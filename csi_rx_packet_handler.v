==> flow/design.v <==
module csi_rx_packet_handler #(
	parameter [1:0] VC = 2'b00,  
	parameter [5:0] FS_DT = 6'h00,  
	parameter [5:0] FE_DT = 6'h01,  
	parameter [5:0] VIDEO_DT = 6'h2A,  
	parameter [15:0] MAX_LEN = 8192  
) (
	input clock,  
	input reset,  
	input enable,  
	input [31:0] data,  
	input data_enable,  
	input data_frame,  
	input lp_detect,  
	output sync_wait,  
	output packet_done,  
	output reg [31:0] payload,  
	output reg payload_enable,  
	output reg payload_frame,  
	output reg vsync,  
	output reg in_frame,
	output reg in_line
);
	wire [1:0] hdr_vc;
	wire [5:0] hdr_dt;
	wire [15:0] hdr_packet_len;
	wire [7:0] hdr_ecc, expected_ecc;
	wire long_packet, valid_packet;
	wire is_hdr;
	reg [15:0] packet_len;
	reg [2:0] state;
	reg [15:0] bytes_read;
	always @(posedge clock)
	begin
		if (reset) begin
			state <= 3'b000;
			packet_len <= 0;
			bytes_read <= 0;
			payload <= 0;
			payload_enable <= 0;
			payload_frame <= 0;
			vsync <= 0;
			in_frame <= 0;
			in_line <= 0;
		end else if (enable) begin
			if (lp_detect) begin
				state <= 3'b000;
			end else begin
				case (state)
					3'b000: state <= 3'b001;  
					3'b001: begin  
						bytes_read <= 0;
						if (data_enable) begin
							packet_len <= hdr_packet_len;
							if (long_packet && valid_packet)
								state <= 3'b010;
							else
								state <= 3'b011;
						end
					end
					3'b010: begin  
						if (data_enable) begin
							if ((bytes_read < (packet_len - 4)) && (bytes_read < MAX_LEN))
								bytes_read <= bytes_read + 4;
							else
								state <= 3'b011;
						end
					end
					3'b011: state <= 3'b100;  
					3'b100: state <= 3'b001;  
					default: state <= 3'b000;
				endcase
			end
			if (is_hdr && hdr_dt == FS_DT && valid_packet)
				in_frame <= 1'b1;
			else if (is_hdr && hdr_dt == FE_DT && valid_packet)
				in_frame <= 1'b0;
			if (is_hdr && hdr_dt == VIDEO_DT && valid_packet)
				in_line <= 1'b1;
			else if (state != 3'b010 && state != 3'b001)
				in_line <= 1'b0;
			vsync <= (is_hdr && hdr_dt == FS_DT && valid_packet);
			payload <= data;
			payload_frame <= (state == 3'b010);
			payload_enable <= (state == 3'b010) && data_enable;
		end
	end
	assign hdr_vc = data[7:6];
	assign hdr_dt = data[5:0];
	assign hdr_packet_len = data[23:8];
	assign hdr_ecc = data[31:24];
	csi_header_ecc ecc_i (
		.data(data[23:0]),
		.ecc(expected_ecc)
	);
	assign long_packet = hdr_dt > 6'h0F;
	assign valid_packet = (hdr_vc == VC)
							&& (hdr_dt == FS_DT || hdr_dt == FE_DT || hdr_dt == VIDEO_DT)
							&& (hdr_ecc == expected_ecc);
	assign is_hdr = data_enable && (state == 3'b001);
	assign sync_wait = (state == 3'b001);
	assign packet_done = (state == 3'b011) || lp_detect;
endmodule
 module csi_header_ecc (
	 input [23:0] data,
	 output [7:0] ecc
);
	assign ecc[7:6] = 2'b00;
	assign ecc[5] = data[10] ^ data[11] ^ data[12] ^ data[13] ^ data[14] ^ data[15] ^ data[16] ^ data[17] ^ data[18] ^ data[19] ^ data[21] ^ data[22] ^ data[23];
	assign ecc[4] = data[4] ^ data[5] ^ data[6] ^ data[7] ^ data[8] ^ data[9] ^ data[16] ^ data[17] ^ data[18] ^ data[19] ^ data[20] ^ data[22] ^ data[23];
	assign ecc[3] = data[1] ^ data[2] ^ data[3] ^ data[7] ^ data[8] ^ data[9] ^ data[13] ^ data[14] ^ data[15] ^ data[19] ^ data[20] ^ data[21] ^ data[23];
	assign ecc[2] = data[0] ^ data[2] ^ data[3] ^ data[5] ^ data[6] ^ data[9] ^ data[11] ^ data[12] ^ data[15] ^ data[18] ^ data[20] ^ data[21] ^ data[22];
	assign ecc[1] = data[0] ^ data[1] ^ data[3] ^ data[4] ^ data[6] ^ data[8] ^ data[10] ^ data[12] ^ data[14] ^ data[17] ^ data[20] ^ data[21] ^ data[22] ^ data[23];
	assign ecc[0] = data[0] ^ data[1] ^ data[2] ^ data[4] ^ data[5] ^ data[7] ^ data[10] ^ data[11] ^ data[13] ^ data[16] ^ data[20] ^ data[21] ^ data[22] ^ data[23];
endmodule
From RTL to reports: csi_rx_packet_handler
Tool output for the design above, in the order of the flow.
Lines are those of the file above, counted from 1.
Operators: Yosys type, input widths -> output width; for muxes data width and select width s.
Library cell names are shortened.
A cell with n/a has no value.
Set-up
  top: csi_rx_packet_handler
  clock: clock
  standard-cell library: sky130hd
  corner: tt_025C_1v80

Elaborated design
Counts by Yosys on the flattened word-level netlist (proc, flatten, opt, wreduce; memories kept). Register bits leave out memories and registers merged into their read ports (data or address). Print and check cells are left out. Cells with the same type and inputs are merged into one.
Word-level totals
  flip-flop bits (word level): 72
  latch bits: 0
  bits in writable memories: 0
  memory bits (read-only): 0
  clocked read ports x word width: 0
  memory cells: 0
  input port bits: 38
  output and inout port bits: 39
Operators by class
  $add $sub $neg: 2
  multipliers: 0
  div/mod/pow operators: 0
  order comparisons: 3
  equality and inequality tests: 14
  shift operators: 0
  muxes and demuxes: 13
  bitwise gates (word level): 74
  reduce/logical cells: 28
Operators by type and width (count)
  $xor 1x1->1: 73
  $lt 16x32->1: 1
  $pmux 16 s2: 1
  $mux 16: 2
  $sub 16x3->17 const B: 1
  $lt 16x14->1 const B: 1
  $add 16x3->16 const B: 1
  $logic_and 1x1->1: 13
  $pmux 3 s4: 1
  $mux 3: 4
  $ne 3x3->1 const B: 3
  $reduce_and 4->1: 2
  $eq 8x6->1: 1
  $reduce_bool 2->1: 3
  $eq 3x2->1 const B: 2
  $eq 6x1->1 const B: 1
  $gt 6x4->1 const B: 1
  $eq 6x6->1 const B: 1
  $logic_not 6->1: 1
  $reduce_and 5->1: 1
  $mux 1: 5
  $ne 2x2->1 const B: 2
  $reduce_and 2->1: 2
  $logic_or 1x1->1: 3
  $eq 3x1->1 const B: 1
  $ne 3x1->1 const B: 1
  $ne 3x2->1 const B: 1
  $eq 3x3->1 const B: 1
Other operator kinds: 4; their cells: 4.

Logic depth
Depth = most cells in a row (Yosys ltp): at word level without a register or memory, in the mapped netlist without a sequential cell, where the memories' decode and read muxes count.
Depth
  depth after elaboration: 20
  ABC_AREA: 0
  mapped depth: 17
  mapped depth without buffers: 16

After synthesis
The flow's flattened synthesis, as Yosys stat reports it; memories are mapped. The netlist is that of the ABC_AREA named above (0 if unset); the other value can give another one.
Cell types
  dfxtp_1: count 72, area in all 1.44E+03 µm²
  xnor2_1: count 42, area in all 367.853 µm²
  mux2i_1: count 34, area in all 340.326 µm²
  ha_1: count 21, area in all 262.752 µm²
  nand2_1: count 52, area in all 195.187 µm²
  a21oi_1: count 36, area in all 180.173 µm²
  nor2_1: count 46, area in all 172.666 µm²
  xnor3_1: count 6, area in all 135.13 µm²
  xor2_1: count 8, area in all 70.067 µm²
  or4_1: count 7, area in all 52.55 µm²
  clkbuf_1: count 12, area in all 45.043 µm²
  nand3_1: count 9, area in all 45.043 µm²
  inv_1: count 10, area in all 37.536 µm²
  o31ai_1: count 5, area in all 37.536 µm²
  nor3_1: count 7, area in all 35.034 µm²
  and3_1: count 5, area in all 31.28 µm²
  nand2b_1: count 5, area in all 31.28 µm²
  nor4_1: count 5, area in all 31.28 µm²
Not listed: further types 32, cells in them 55.
Mapped netlist
  standard cells after synthesis: 437
  mapped area: 3923.8 µm²
  sequential area: 1441.4 µm²
  flip-flop cells: 72
  buffer cells: 18
The figures by module come from a second, unflattened synthesis with its own total; it is not the netlist above.
Unflattened totals
  cells (unflattened synthesis): 453
  area total of the unflattened synthesis: 4091.4 µm²
Rows give one instance, submodules left out.
By module
  csi_rx_packet_handler: instances 1, cells 411, area 3563.4 µm², sequential area 1441.4 µm²
  csi_header_ecc: instances 1, cells 42, area 528.0 µm², sequential area 0.0 µm²

Path before layout
Source: OpenSTA report_checks on the synthesized netlist (no wires, ideal clock, input and output delay 20% of the period each), path of least setup slack; recovery checks are left aside. Register names are those of the netlist, which keeps one name where synthesis merged equal registers.
Path after synthesis
  path kind: reg2reg
  start: register packet_len[4]
  end: register bytes_read[11]
  period: 4.46 ns
  library setup time: 0.059 ns
  launch time at the first pin: 0.000 ns
  arrival: 4.002 ns
  required time: 4.401 ns
  slack: 0.399 ns
  path delay: 4.061 ns
  stages: 17
  path buffers: 1
  synthesis period reached: 4.061 ns
"path delay" is the arrival time less input delay plus setup time.
"stages": output pins that drive a net of the path, with the launching flip-flop's if there is one; two outputs of one cell count as two.
"synthesis period reached" = period - worst setup slack (recovery checks aside). The figure is calculated, with input and output delays left at 20% of the set period.
The rows between start and end are the longest chain of elaborated cells between them; the timing report does not say that the signal goes this way. Where chains are equally long, one stands for them.
Each line given opens the expression or statement behind the cell; cells for indexed reads and writes are added by Yosys, which also makes memories of some case tables.
A register here has more assigning lines than the two given.
Between the ends, after synthesis
  path through: dfxtp_1 -> or3_1 -> nor3_1 -> nand2b_1 -> nor4_1 -> nand2_1 -> xor2_1 -> ha_1 -> a21o_1 -> a21o_1 -> a21o_1 -> or4_1 -> o221ai_4 -> nand3_2 -> buf_6 -> or4_1 -> nand2_1
  cells in the longest elaborated chain: 6
  elaborated cells on any way between the ends: 8
  RTL lines with such cells: 3
  classes of those cells: add/sub: 1; compare: 1; eq/ne: 1; mux: 3; reduce/logical: 2
RTL lines, path after synthesis
  start, declared: RTL line 30  | reg [15:0] packet_len;
  start, assigned: RTL line 37  | packet_len <= 0;
  start, assigned: RTL line 54  | packet_len <= hdr_packet_len;
  $sub 16x3->17: RTL line 63  | if ((bytes_read < (packet_len - 4)) && (bytes_read < MAX_LEN))
  $lt 16x32->1: RTL line 63
  $logic_and 1x1->1: RTL line 63
  $mux 16: RTL line 63
  $mux 16: RTL line 62  | if (data_enable) begin
  $pmux 16 s2: RTL line 49  | case (state)
  end, assigned: RTL line 52  | bytes_read <= 0;
  end, assigned: RTL line 64  | bytes_read <= bytes_read + 4;
  end, declared: RTL line 32  | reg [15:0] bytes_read;

Worst path after layout
From the final timing report of entry A: the path of least setup slack in the routed layout; clock arrival at registers is part of the times.
Path after layout
  path kind: reg2reg
  start: register packet_len[4]
  end: register bytes_read[10]
  period: 4.83 ns
  library setup time: 0.07 ns
  launch time at the first pin: 0.34 ns
  arrival: 4.56 ns
  required time: 5.10 ns
  slack: 0.54 ns
  stages: 16
  path buffers: 0
The rows between start and end are the longest chain of elaborated cells between them; the timing report does not say that the signal goes this way. Where chains are equally long, one stands for them.
A register here has more assigning lines than the two given.
Between the ends, after layout
  path through: dfxtp_1 -> or3_1 -> nor3_1 -> nand2b_1 -> nor4_1 -> nand2_1 -> xor2_1 -> ha_1 -> a21o_1 -> a21o_1 -> a21o_1 -> or4_1 -> o221ai_4 -> nand3_2 -> or4_1 -> a21oi_1
  cells in the longest elaborated chain: 6
  elaborated cells on any way between the ends: 8
  RTL lines with such cells: 3
  classes of those cells: add/sub: 1; compare: 1; eq/ne: 1; mux: 3; reduce/logical: 2
RTL lines, path after layout
  start, declared: RTL line 30  | reg [15:0] packet_len;
  start, assigned: RTL line 37  | packet_len <= 0;
  start, assigned: RTL line 54  | packet_len <= hdr_packet_len;
  $sub 16x3->17: RTL line 63  | if ((bytes_read < (packet_len - 4)) && (bytes_read < MAX_LEN))
  $lt 16x32->1: RTL line 63
  $logic_and 1x1->1: RTL line 63
  $mux 16: RTL line 63
  $mux 16: RTL line 62  | if (data_enable) begin
  $pmux 16 s2: RTL line 49  | case (state)
  end, assigned: RTL line 52  | bytes_read <= 0;
  end, assigned: RTL line 64  | bytes_read <= bytes_read + 4;
  end, declared: RTL line 32  | reg [15:0] bytes_read;

Lab notebook: csi_rx_packet_handler

Measured results for csi_rx_packet_handler: 2 stored runs of the Yosys and OpenROAD flow on sky130hd. The settings differ; the order carries no meaning. The constraints put input and output delay at 20% of the set period each and load the outputs with 0.01 pF.
"achieved clock period (ns)": clock period set for the run, less the worst setup slack. It is reckoned from that one timing run; input and output delays stay at 20% of the period that was set.
"worst setup path time (ns)" = time allowed to the worst setup path (clock period - input delay - output delay, where it has them) - its slack; a late launch clock adds to it, a late capture clock takes from it.
"finish__power__total" is the tool's figure for a default switching activity; nothing was simulated.

Flow files of entry A
==> flow/run.sh <==
#!/bin/bash
# the make line also repeats the synthesis and layout settings of config.mk as NAME=value (left out here)
make -C /OpenROAD-flow-scripts/flow DESIGN_CONFIG=/design/flow/config.mk WORK_HOME=/design/flow/orfs CLKGATE_MAP_FILE= finish
==> flow/config.mk <==
export PLATFORM = sky130hd
export DESIGN_NAME = csi_rx_packet_handler
export DESIGN_NICKNAME = csi_rx_packet_handler
export VERILOG_FILES = /design/flow/design.v
export SDC_FILE = /design/flow/constraint.sdc
export NUM_CORES = 4
export LEC_CHECK = 0
export CAP_MARGIN = 20
export CORE_MARGIN = 2
export CORE_UTILIZATION = 24
export SLEW_MARGIN = 20
==> flow/constraint.sdc <==
create_clock -name core_clock -period 4.83 [get_ports {clock}]
set_input_delay 0.9660 -clock core_clock [delete_from_list [all_inputs] [get_ports {clock}]]
set_output_delay 0.9660 -clock core_clock [all_outputs]
set_load 0.01 [all_outputs]

report of entry A
yosys chip area after synthesis (um^2): 3923.8
finish__design__die__area: 17388.4
finish__design__instance__area__stdcell: 5213.8
finish__timing__setup__ws: 0.536
finish__timing__hold__ws: 0.460
finish__power__total: 1.630e-03
achieved clock period (ns): 4.294
worst setup path time (ns): 4.29
worst setup path kind: reg2reg

Flow files of entry B
==> flow/run.sh <==
#!/bin/bash
# the make line also repeats the synthesis and layout settings of config.mk as NAME=value (left out here)
make -C /OpenROAD-flow-scripts/flow DESIGN_CONFIG=/design/flow/config.mk WORK_HOME=/design/flow/orfs CLKGATE_MAP_FILE= finish
==> flow/config.mk <==
export PLATFORM = sky130hd
export DESIGN_NAME = csi_rx_packet_handler
export DESIGN_NICKNAME = csi_rx_packet_handler
export VERILOG_FILES = /design/flow/design.v
export SDC_FILE = /design/flow/constraint.sdc
export NUM_CORES = 4
export LEC_CHECK = 0
export ABC_AREA = 1
export CAP_MARGIN = 20
export CORE_MARGIN = 10
export CORE_UTILIZATION = 35
export CTS_CLUSTER_SIZE = 50
export GPL_TIMING_DRIVEN = 0
export HOLD_SLACK_MARGIN = 0.27
export MAX_ROUTING_LAYER = met5
export PLACE_DENSITY = 0.65
export SETUP_SLACK_MARGIN = 1.08
export SLEW_MARGIN = 20
export TNS_END_PERCENT = 75
==> flow/constraint.sdc <==
create_clock -name core_clock -period 6.14 [get_ports {clock}]
set_input_delay 1.2280 -clock core_clock [delete_from_list [all_inputs] [get_ports {clock}]]
set_output_delay 1.2280 -clock core_clock [all_outputs]
set_load 0.01 [all_outputs]

report of entry B
yosys chip area after synthesis (um^2): 4600.7
finish__design__die__area: 18130.6
finish__design__instance__area__stdcell: 5789.3
finish__timing__setup__ws: 2.364
finish__timing__hold__ws: 0.460
finish__power__total: 1.254e-03
achieved clock period (ns): 3.776
worst setup path time (ns): 1.32
worst setup path kind: in2out
